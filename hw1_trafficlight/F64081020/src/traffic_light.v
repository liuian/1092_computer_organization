==> flow/design.v <==
module traffic_light (
    input  clk,
    input  rst,
    input  pass,
    output R, 
    output G,
    output Y
);
	wire [11:0]clock_counter;
	Traffic_control Traffic_control( 
		.clk(clk),
		.rst(rst),
		.pass(pass),
		.clock_counter(clock_counter),
		.R(R),
		.G(G),
		.Y(Y)
	);
	Datapath Datapath(
		.clk(clk),
		.rst(rst),
		.pass(pass),
		.clock_counter(clock_counter)
	);
endmodule
module Traffic_control(
	input pass,
	input rst,
	input clk,
	input [11:0]clock_counter,
	output reg R = 1'b0,
	output reg G = 1'b1,
	output reg Y = 1'b0
);
	reg [1:0] current_state = 2'b01;
	reg [1:0] next_state = 2'b00;
	parameter[1:0] red_light = 2'b00, green_light = 2'b01, yellow_light = 2'b10, none_light = 2'b11;
	always @(posedge clk or posedge rst)
	begin
		if(rst)                                      
			current_state = green_light;
		else if(pass == 1 && clock_counter > 1023)   
			current_state = green_light;
		else if(clock_counter == 0)
			current_state = green_light;
		else
			current_state = next_state;
	end
	always @(clock_counter)                        
	begin
		if(clock_counter < 1023)
			next_state = green_light;
		else if(clock_counter >= 1023 && clock_counter < 1151)
			next_state = none_light;
		else if(clock_counter >= 1151 && clock_counter < 1279)
			next_state = green_light;
		else if(clock_counter >= 1279 && clock_counter < 1407)
			next_state = none_light;
		else if(clock_counter >= 1407 && clock_counter < 1535)
			next_state = green_light;
		else if(clock_counter >= 1535 && clock_counter < 2047)
			next_state = yellow_light;
		else if(clock_counter >= 2047 && clock_counter < 3071)
			next_state = red_light;
		else
			next_state = green_light;
	end
	always @(clock_counter) 
	begin
		case(current_state)
			red_light:
			begin
				R = 1'b1;
				G = 1'b0;
				Y = 1'b0; 
			end
			green_light:
			begin
				R = 1'b0;
				G = 1'b1;
				Y = 1'b0; 
			end
			yellow_light:
			begin
				R = 1'b0;
				G = 1'b0;
				Y = 1'b1; 
			end
			none_light:
			begin
				R = 1'b0;
				G = 1'b0;
				Y = 1'b0; 
			end
		endcase
	end
endmodule
module Datapath(
	input clk,
	input rst,
	input pass,
	output reg [11:0]clock_counter = 0
);
	always @(posedge clk or posedge rst)
	begin
		if(rst)
			clock_counter = 0;
		else
		begin 
			if(clock_counter == 3071)
				clock_counter = 0;
			else
			begin 
				if(pass == 1 && clock_counter > 1023)
					clock_counter = 0;
				else 
					clock_counter = clock_counter + 1;
			end
		end
	end
endmodule
## Tool chain data of traffic_light

The steps from the RTL of traffic_light to its reports follow in flow order.
Lines are those of the file above, counted from 1.
Operators: Yosys type, input widths -> output width; for muxes data width and select width s.
Cell names lack the library's common part.
Not given: -

| design | value |
|---|---|
| top | traffic_light |
| clock port | clk |
| library | sky130hd |
| library corner | tt_025C_1v80 |

## Word level

Source: Yosys, flattened and elaborated, memories not mapped. Widths are those after wreduce; folded enables and synchronous resets count as part of the registers. Registers that Yosys merges into a memory's read port (data or address) are not register bits. Print and check cells do not count. Equal cells are merged and count once.

| word-level totals | value |
|---|---|
| flip-flop bits (word level) | 14 |
| input port bits | 3 |
| output and inout port bits | 3 |
| cells after elaboration | 47 |

| operators by class | value |
|---|---|
| $add $sub $neg | 1 |
| order comparisons | 14 |
| equal/unequal tests | 4 |
| muxes and demuxes | 14 |
| reduce/logical cells | 12 |

Operators by type and width:

| cell | number |
|---|---|
| $ge 12x11->1 const B | 5 |
| $lt 12x11->1 const B | 5 |
| $mux 12 | 2 |
| $mux 2 | 8 |
| $add 12x1->12 const B | 1 |
| $ge 12x10->1 const B | 1 |
| $gt 12x10->1 const B | 1 |
| $lt 12x10->1 const B | 1 |
| $lt 12x12->1 const B | 1 |
| $eq 12x12->1 const B | 1 |
| $logic_not 12->1 | 1 |
| $reduce_or 3->1 | 3 |
| $logic_and 1x1->1 | 7 |
| $pmux 1 s2 | 3 |
| $eq 2x2->1 const B | 2 |
| $eq 2x1->1 const B | 1 |
| $logic_not 2->1 | 1 |
| $mux 1 | 1 |

## Longest topological paths

Longest topological path by Yosys (ltp), each cell counted once; first at word level (registers and memories cut), then after technology mapping (sequential cells cut; the memories' decode and read muxes count).

| logic depth | value |
|---|---|
| word-level depth | 11 |
| ABC_AREA | 0 |
| mapped depth | 6 |
| depth with buffers taken out | 5 |

## Synthesis result

The flow's flattened synthesis, as Yosys stat reports it; memories are mapped. The netlist is that of the ABC_AREA named above (0 if unset); the other value can give another one.
The area totals of this step are shown rounded.

| synthesis totals | value |
|---|---|
| standard cells after synthesis | 79 |
| synthesis area | 765.7 sq um |
| area of sequential cells | 351.6 sq um |
| mapped flip-flops | 14 |
| buffers | 1 |

Cell types:

| cell type | number | area in all (sq um) |
|---|---|---|
| dfrtp_1 | 13 | 325.312 |
| xnor2_1 | 8 | 70.067 |
| nor2_1 | 18 | 67.565 |
| dfstp_2 | 1 | 26.275 |
| inv_1 | 7 | 26.275 |
| ha_1 | 2 | 25.024 |
| nand4_4 | 1 | 21.27 |
| nor4_4 | 1 | 21.27 |
| nand3_1 | 4 | 20.019 |
| nor3_1 | 4 | 20.019 |
| nor2b_1 | 3 | 18.768 |
| xor2_1 | 2 | 17.517 |
| buf_6 | 1 | 11.261 |
| nand2_1 | 3 | 11.261 |
| o221a_2 | 1 | 11.261 |
| o41a_1 | 1 | 11.261 |
| o21ai_0 | 2 | 10.01 |
| o22a_2 | 1 | 10.01 |

Not listed: further types 6, cells in them 6.
By module: a second synthesis without flattening, with its own total; a netlist apart from the flattened one above.

| second synthesis, totals | value |
|---|---|
| cell total of the unflattened synthesis | 92 |
| area (unflattened synthesis) | 864.6 sq um |

Rows give one instance, submodules left out.

By module:

| module | times used | cells | area (sq um) | seq. area (sq um) |
|---|---|---|---|---|
| Datapath | 1 | 59 | 599.3 | 300.3 |
| Traffic_control | 1 | 33 | 265.3 | 51.3 |
| traffic_light | 1 | 0 | 0.0 | 0.0 |

## Timing after synthesis

Path of least setup slack by OpenSTA after synthesis, without wires, with an ideal clock, recovery checks aside; 20% of the period is set as input and as output delay. Where synthesis merged equal registers, the netlist keeps one of their names.

| timing post-synthesis | value |
|---|---|
| kind | register to register |
| start | register Datapath.clock_counter[0] |
| end | register Datapath.clock_counter[6] |
| period | 1540 ps |
| setup time | 119 ps |
| time at the first pin | 0 ps |
| arrival | 1400 ps |
| data required time | 1421 ps |
| path slack | 22 ps |
| path delay | 1519 ps |
| stages on the path | 7 |
| buffers on the path | 1 |
| period reached after synthesis | 1518 ps |

"path delay" is the arrival time less input delay plus setup time.
"stages on the path" counts driving pins, that of a launching flip-flop among them; a cell with two outputs on the path counts twice.
"period reached after synthesis" = period - worst setup slack (recovery checks aside). The figure is calculated, with input and output delays left at 20% of the set period.
The rows between start and end are the longest chain of elaborated cells between them; the timing report does not say that the signal goes this way. Where chains are equally long, one stands for them.
A line is the first line of the expression or statement that the cell stems from. Yosys adds cells for indexed reads and writes and turns some case tables into memories.
At most two assigning lines are given for a register; there are more.

| between the ends, post-synthesis | value |
|---|---|
| cells stage by stage | dfrtp_1 -> ha_1 -> nand4_4 -> nor4_4 -> o22a_2 -> buf_6 -> nor2_1 |
| length of the longest elaborated chain | 4 |
| elaborated cells between the ends (all ways) | 6 |
| classes of those cells | 1 x add/sub; 1 x compare; 1 x eq/ne; 2 x mux; 1 x reduce/logical |

Ends and longest elaborated chain, post-synthesis:

| what | RTL line | text |
|---|---|---|
| start, declared | 102 | `output reg [11:0]clock_counter = 0` |
| start, assigned | 107 | `clock_counter = 0;` |
| start, assigned | 117 | `clock_counter = clock_counter + 1;` |
| $gt 12x10->1 | 114 | `if(pass == 1 && clock_counter > 1023)` |
| $logic_and 1x1->1 | 114 |  |
| $mux 12 | 114 |  |
| $mux 12 | 110 | `if(clock_counter == 3071)` |
| end, assigned | 111 | `clock_counter = 0;` |
| end, assigned | 117 |  |
| end, declared | 102 |  |

## Path in the finished layout

From the final timing report of record 1: the path of least setup slack in the routed layout; clock arrival at registers is part of the times.
The path's times are printed in steps of 10 ps; the period is the one set.

| timing post-layout | value |
|---|---|
| kind | register to register |
| start | register Datapath.clock_counter[0] |
| end | register Datapath.clock_counter[11] |
| period | 1600 ps |
| setup time | 100 ps |
| time at the first pin | 300 ps |
| arrival | 1610 ps |
| data required time | 1780 ps |
| path slack | 180 ps |
| stages on the path | 6 |
| buffers on the path | 0 |

The rows between start and end are the longest chain of elaborated cells between them; the timing report does not say that the signal goes this way. Where chains are equally long, one stands for them.
At most two assigning lines are given for a register; there are more.

| between the ends, post-layout | value |
|---|---|
| cells stage by stage | dfrtp_1 -> ha_4 -> nand4_4 -> nor4_4 -> o22a_2 -> nor2_1 |
| length of the longest elaborated chain | 4 |
| elaborated cells between the ends (all ways) | 6 |
| classes of those cells | 1 x add/sub; 1 x compare; 1 x eq/ne; 2 x mux; 1 x reduce/logical |

Ends and longest elaborated chain, post-layout:

| what | RTL line | text |
|---|---|---|
| start, declared | 102 | `output reg [11:0]clock_counter = 0` |
| start, assigned | 107 | `clock_counter = 0;` |
| start, assigned | 117 | `clock_counter = clock_counter + 1;` |
| $gt 12x10->1 | 114 | `if(pass == 1 && clock_counter > 1023)` |
| $logic_and 1x1->1 | 114 |  |
| $mux 12 | 114 |  |
| $mux 12 | 110 | `if(clock_counter == 3071)` |
| end, assigned | 111 | `clock_counter = 0;` |
| end, assigned | 117 |  |
| end, declared | 102 |  |

Subject: traffic_light on sky130hd, stored results

Hello all,

Measured data: module traffic_light, platform sky130hd, 2 stored runs of the flow under differing settings, order arbitrary. Input and output delays are each 20% of the period that was set; the output load is 0.01 pF.
"achieved clock period" means the clock period less the worst setup slack. The figure is calculated, with input and output delays left at 20% of the set period.
"allowed time less slack (worst setup path)" = time allowed to the worst setup path (clock period - input delay - output delay, where it has them) - its slack; a late launch clock adds to it, a late capture clock takes from it.
By "power consumption" is meant OpenSTA's value without simulated activity: inputs other than the clock are taken to toggle once in ten clock periods, and the tool carries that through the logic.
"allowed time less slack (worst setup path)" is known to 10 ps.
The measured numbers are rounded.
Settings: - = not set for that run.
Among the results, - means that no value is shown for the run.

| stored run | period_ns | SETUP_SLACK_MARGIN | CAP_MARGIN | CORE_MARGIN | CORE_UTILIZATION | SLEW_MARGIN | PLACE_DENSITY_LB_ADDON | CELL_PAD_IN_SITES_DETAIL_PLACEMENT | TNS_END_PERCENT | CTS_CLUSTER_DIAMETER | MIN_ROUTING_LAYER | utilization (%) | setup slack of the worst path (ps) | total negative setup slack (ps) | allowed time less slack (worst setup path) (ps) | worst setup path type | synthesis area (sq um) | die area (sq um) | achieved clock period (ps) | standard-cell area after routing (sq um) | power consumption (mW) |
|---|---|---|---|---|---|---|---|---|---|---|---|---|---|---|---|---|---|---|---|---|---|
| record 1 | 1.6 | 0.45 | 20 | 2 | 40 | 20 | - | - | - | - | - | 55.3 | 178 | 0 | 1420 | register to register | 765.7 | 2281 | 1422 | 975.9 | 1.171 |
| record 2 | 1.35 | -0.11 | 20 | 2 | 41 | 20 | 0.09 | 2 | 25 | 251 | met1 | - | - | - | - | - | - | - | - | - | - |

Record 2: incomplete, clock tree synthesis halted on DPL-0033

Thanks
